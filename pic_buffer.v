==> flow/design.v <==
`timescale 1ns/1ps
module pic_buffer #(
    parameter DSIZE = 8,
    parameter IMAGE_WIDTH = 256,
    parameter IMAGE_LENGTH= 256,
    parameter BUFFER_SIZE = IMAGE_WIDTH*2+3
) (
	input               clk, 
    input               rst_n,
    input               frame_start,
    input               shift,
    output reg          active_output_frame,
	input  [DSIZE-1:0]  sr_in,
    output              sr_pixel_valid,
    output [DSIZE-1:0]  sr_pixel_0, sr_pixel_1, sr_pixel_2,
    output [DSIZE-1:0]  sr_pixel_3, sr_pixel_4, sr_pixel_5,
    output [DSIZE-1:0]  sr_pixel_6, sr_pixel_7, sr_pixel_8,
	output [DSIZE-1:0] sr_out
);
localparam IMAGE_SIZE       = IMAGE_WIDTH*IMAGE_LENGTH;
localparam ISIZE            = $clog2(IMAGE_SIZE+1);
localparam BUFFER_OFFSET    = BUFFER_SIZE-1;
localparam WIDTH_OFFSET     = IMAGE_WIDTH;
localparam WSIZE            = $clog2(WIDTH_OFFSET+1);
localparam CSIZE            = $clog2(BUFFER_OFFSET);
reg [DSIZE-1:0] sr [BUFFER_SIZE-1:0];
reg 			sr_valid;
reg active_frame;
reg [ISIZE-1:0] image_counter;
reg [WSIZE-1:0] column_counter;
always @(posedge clk, negedge rst_n) begin
    if (!rst_n) begin
        image_counter   <=  'd0;
        column_counter  <=  'd0;
        active_frame    <= 1'b0;
        sr_valid        <= 1'b0;
        active_output_frame <= 1'b0;
    end else if (frame_start) begin
        image_counter   <=  'd0;
        column_counter  <=  'd0;
        active_frame    <= 1'b1;
        sr_valid        <= 1'b0;
        active_output_frame <= 1'b0;
    end else if ((active_frame && shift) && (image_counter <  BUFFER_OFFSET)) begin
        image_counter <= image_counter + 'd1;
        active_frame  <= 1'b1;
        sr_valid <= 1'b0;
        active_output_frame <= 1'b0;
        if ( column_counter == WIDTH_OFFSET) begin
            column_counter <= 'd1;
        end else begin
            column_counter<= column_counter+ 1;
        end
    end else if ((active_frame && shift) && (image_counter >= BUFFER_OFFSET) && (image_counter != IMAGE_SIZE)) begin
        active_output_frame <= 1'b1;
        image_counter <= image_counter + 1;
        if ( column_counter == WIDTH_OFFSET) begin
            column_counter <= 'd1;
        end else begin
            column_counter <= column_counter+ 1;
        end
        if ( column_counter == WIDTH_OFFSET || column_counter == 'd1) begin
            sr_valid <= 1'b0;
        end else begin
            sr_valid <= 1'b1;
        end
    end else if ((active_frame && shift) && (image_counter == IMAGE_SIZE)) begin
        active_output_frame <= 1'b0;
        image_counter <=  'd0;
        sr_valid <= 1'b0;
        active_frame <= 1'b0;
    end
end
integer n;
always @ (posedge clk)
    begin
        for (n = BUFFER_SIZE-1; n>0; n = n-1) begin
            sr[n] <= sr[n-1];
        end
        if (shift == 1'b1) begin
            sr[0] <= sr_in;
        end else begin
            sr[0] <= 'd0;
        end
    end
assign sr_pixel_valid = sr_valid;
assign sr_pixel_0 = sr[IMAGE_WIDTH * 2 + 2];
assign sr_pixel_1 = sr[IMAGE_WIDTH * 2 + 1];
assign sr_pixel_2 = sr[IMAGE_WIDTH * 2 + 0];
assign sr_pixel_3 = sr[IMAGE_WIDTH * 1 + 2];
assign sr_pixel_4 = sr[IMAGE_WIDTH * 1 + 1];
assign sr_pixel_5 = sr[IMAGE_WIDTH * 1 + 0];
assign sr_pixel_6 = sr[IMAGE_WIDTH * 0 + 2];
assign sr_pixel_7 = sr[IMAGE_WIDTH * 0 + 1];
assign sr_pixel_8 = sr[IMAGE_WIDTH * 0 + 0];
assign sr_out     = sr[BUFFER_SIZE-1]; 
endmodule
* From RTL to reports: pic_buffer
The steps from the RTL of pic_buffer to its reports follow in flow order.
Line numbers count from 1 in the design file above.
Cell names lack the library's common part.
Not given: -
- Top module :: pic_buffer
- Clock input :: clk
- Cell library :: sky130hd
- Library corner :: tt_025C_1v80

* After elaboration
Counts by Yosys on the flattened word-level netlist (proc, flatten, opt, wreduce). Print and check cells are left out. Cells with the same type and inputs are merged into one.
- Bits in registers :: 4149
- Input bits :: 12
- Output and inout bits :: 82
- Add/sub/neg operators :: 2
- $lt $le $gt $ge :: 2
- Equal/unequal tests :: 5
- Muxes and demuxes :: 19
- Reductions and logical operators :: 10
** Operators with widths (count)
- 17-bit two-way mux :: 4
- 9-bit two-way mux :: 4
- 17-bit by 1-bit adder with 17-bit output (second input constant) :: 1
- 17-bit by 10-bit >= comparator with 1-bit output (second input constant) :: 1
- 17-bit by 10-bit less-than comparator with 1-bit output (second input constant) :: 1
- 17-bit equality test (second input constant) :: 1
- 17-bit != test (second input constant) :: 1
- 1-bit two-way mux :: 11
- 9-bit by 1-bit adder with 9-bit output (second input constant) :: 1
- 9-bit by 1-bit equality test with 1-bit output (second input constant) :: 1
- 9-bit equality test (second input constant) :: 1
- 3-bit nonzero test :: 2
- 1-bit logical AND :: 5
- 4-bit nonzero test :: 1
- 3-bit != test (second input constant) :: 1
- 2-bit AND reduction :: 1
- 1-bit logical OR :: 1

* Depth
Yosys ltp: most cells in a row. Word level: on the elaborated netlist, between registers, memories and ports. Mapped: between sequential cells and ports; inverters and the memories' decode and read muxes count.
- Depth in word-level cells :: 6
- ABC_AREA :: 0
- Depth in mapped cells :: 8
- Mapped depth without buffers :: 6

* Netlist
Source: synth_stat.txt of the flow (Yosys; design flattened, memories mapped). It holds for the ABC_AREA given above (unset counts as 0); a run with the other value may have another netlist.
- Cells in the netlist :: 4307
- Cell area after synthesis :: 84182.0 µm²
- Sequential area :: 83204.8 µm²
- Mapped flip-flops :: 4149
- Buffers :: 13
** Cells by type
- dfxtp_1 :: count 4120, area in all 8.25E+04 µm²
- dfrtp_1 :: count 29, area in all 725.696 µm²
- nor2_1 :: count 25, area in all 93.84 µm²
- xnor2_1 :: count 8, area in all 70.067 µm²
- ha_1 :: count 5, area in all 62.56 µm²
- xor2_1 :: count 7, area in all 61.309 µm²
- buf_4 :: count 8, area in all 60.058 µm²
- and2_1 :: count 9, area in all 56.304 µm²
- nand4_1 :: count 8, area in all 50.048 µm²
- nor4_1 :: count 8, area in all 50.048 µm²
- nand2_1 :: count 13, area in all 48.797 µm²
- nand3_1 :: count 9, area in all 45.043 µm²
- a21oi_1 :: count 7, area in all 35.034 µm²
- inv_1 :: count 8, area in all 30.029 µm²
- nor3_1 :: count 6, area in all 30.029 µm²
- mux2_2 :: count 2, area in all 22.522 µm²
- o21a_1 :: count 3, area in all 22.522 µm²
- a21o_1 :: count 2, area in all 15.014 µm²
Other cell types: 23; their cells: 30.

* Path before layout
OpenSTA on the mapped netlist: ideal clock, no wires. The path of least setup slack (recovery checks aside). Input and output delay are each 20% of the period. Register names are those of the netlist, which keeps one name where synthesis merged equal registers.
- Path type :: register to register
- Start point :: reg image_counter[6]
- End point :: reg column_counter[1]
- Clock period :: 1.99 ns
- Library setup time :: 0.132 ns
- Launch time at the first pin :: 0.000 ns
- Arrival :: 1.567 ns
- Setup slack :: 0.292 ns
- Delay of the path :: 1.699 ns
- Stages :: 7
- Buffers on the path :: 1
- Period reached after synthesis :: 1.698 ns
"delay of the path" is the arrival time less input delay plus setup time.
"stages": output pins that drive a net of the path, with the launching flip-flop's if there is one; two outputs of one cell count as two.
"period reached after synthesis" = period - worst setup slack (recovery checks aside). The figure is calculated, with input and output delays left at 20% of the set period.
The rows between start and end are the longest chain of elaborated cells between them; the timing report does not say that the signal goes this way. Where chains are equally long, one stands for them.
Each line given opens the expression or statement behind the cell; cells for indexed reads and writes are added by Yosys, which also makes memories of some case tables.
At most two assigning lines are given for a register; there are more.
- Path through :: dfrtp_1 nor4_1 nand2_1 o31ai_1 buf_2 mux2i_1 nor2_1
- Cells in the longest elaborated chain :: 6
** Ends and longest elaborated chain, post-synthesis
- from (decl) :: line 29 : reg [ISIZE-1:0] image_counter;
- from (assign) :: line 45 : image_counter <= image_counter + 'd1;
- from (assign) :: line 56 : image_counter <= image_counter + 1;
- 17-bit by 10-bit >= comparator with 1-bit output :: line 54 : end else if ((active_frame && shift) && (image_counter >= BUFFER_OFFSET) && (image_counter != IMAGE_SIZE)) beg ...
- 1-bit logical AND x2 :: line 54
- 9-bit two-way mux :: line 54
- 9-bit two-way mux :: line 44 : end else if ((active_frame && shift) && (image_counter <  BUFFER_OFFSET)) begin
- 9-bit two-way mux :: line 38 : end else if (frame_start) begin
- to (assign) :: line 52 : column_counter<= column_counter+ 1;
- to (assign) :: line 60 : column_counter <= column_counter+ 1;
- to (decl) :: line 30 : reg [WSIZE-1:0] column_counter;

* Worst path after layout
From the final timing report of entry A: the path of least setup slack in the routed layout; clock arrival at registers is part of the times.
- Path type :: register to register
- Start point :: reg image_counter[4]
- End point :: reg sr_valid
- Clock period :: 1.57 ns
- Library setup time :: 0.11 ns
- Launch time at the first pin :: 0.84 ns
- Arrival :: 2.50 ns
- Setup slack :: -0.19 ns
- Stages :: 7
- Buffers on the path :: 1
The rows between start and end are the longest chain of elaborated cells between them; the timing report does not say that the signal goes this way. Where chains are equally long, one stands for them.
At most two assigning lines are given for a register; there are more.
- Path through :: dfrtp_2 nor4_4 buf_4 nand3_2 a211oi_4 nor2_2 a32o_1
- Cells in the longest elaborated chain :: 6
** Ends and longest elaborated chain, after layout
- from (decl) :: line 29 : reg [ISIZE-1:0] image_counter;
- from (assign) :: line 45 : image_counter <= image_counter + 'd1;
- from (assign) :: line 56 : image_counter <= image_counter + 1;
- 17-bit by 10-bit >= comparator with 1-bit output :: line 54 : end else if ((active_frame && shift) && (image_counter >= BUFFER_OFFSET) && (image_counter != IMAGE_SIZE)) beg ...
- 1-bit logical AND x2 :: line 54
- 1-bit two-way mux :: line 54
- 1-bit two-way mux :: line 44 : end else if ((active_frame && shift) && (image_counter <  BUFFER_OFFSET)) begin
- 1-bit two-way mux :: line 38 : end else if (frame_start) begin
- to (assign) :: line 36 : sr_valid        <= 1'b0;
- to (assign) :: line 42 : sr_valid        <= 1'b0;
- to (decl) :: line 27 : reg sr_valid;

FLOW RESULTS
============

Flow measurements of pic_buffer on sky130hd: 2 stored runs with different settings, listed in no order. Input and output delays are each 20% of the period that was set; the output load is 0.01 pF.
By "achieved period" is meant the clock period of the run minus its worst setup slack. This is arithmetic on one report: input and output delays are still those of the set period (20% each).
By "total power of the final layout" is meant OpenSTA's value without simulated activity: inputs other than the clock are taken to toggle once in ten clock periods, and the tool carries that through the logic.

** Entry A
- Settings :: period_ns=1.57; CORE_UTILIZATION=36; SETUP_SLACK_MARGIN=0.28; CORE_ASPECT_RATIO=1.47; GPL_TIMING_DRIVEN=0; GPL_ROUTABILITY_DRIVEN=0; CTS_CLUSTER_SIZE=37; MIN_ROUTING_LAYER=met1; CAP_MARGIN=20; CORE_MARGIN=2; SLEW_MARGIN=20
- Chip area in the Yosys report :: 84182.0 µm²
- Full die area :: 237794.0 µm²
- Standard-cell area after layout :: 101870.0 µm²
- Post-route utilization :: 0.437
- Setup slack of the worst path :: -0.194 ns
- Total power of the final layout :: 0.194523 W
- Achieved period :: 1.764 ns

** Entry B
- Settings :: period_ns=1.7; CORE_UTILIZATION=67; CAP_MARGIN=20; CORE_MARGIN=2; SLEW_MARGIN=20
- Chip area in the Yosys report :: 84182.0 µm²
- Full die area :: 128497.0 µm²
- Standard-cell area after layout :: 99472.9 µm²
- Post-route utilization :: 0.795
- Setup slack of the worst path :: -0.112 ns
- Total power of the final layout :: 0.176238 W
- Achieved period :: 1.812 ns
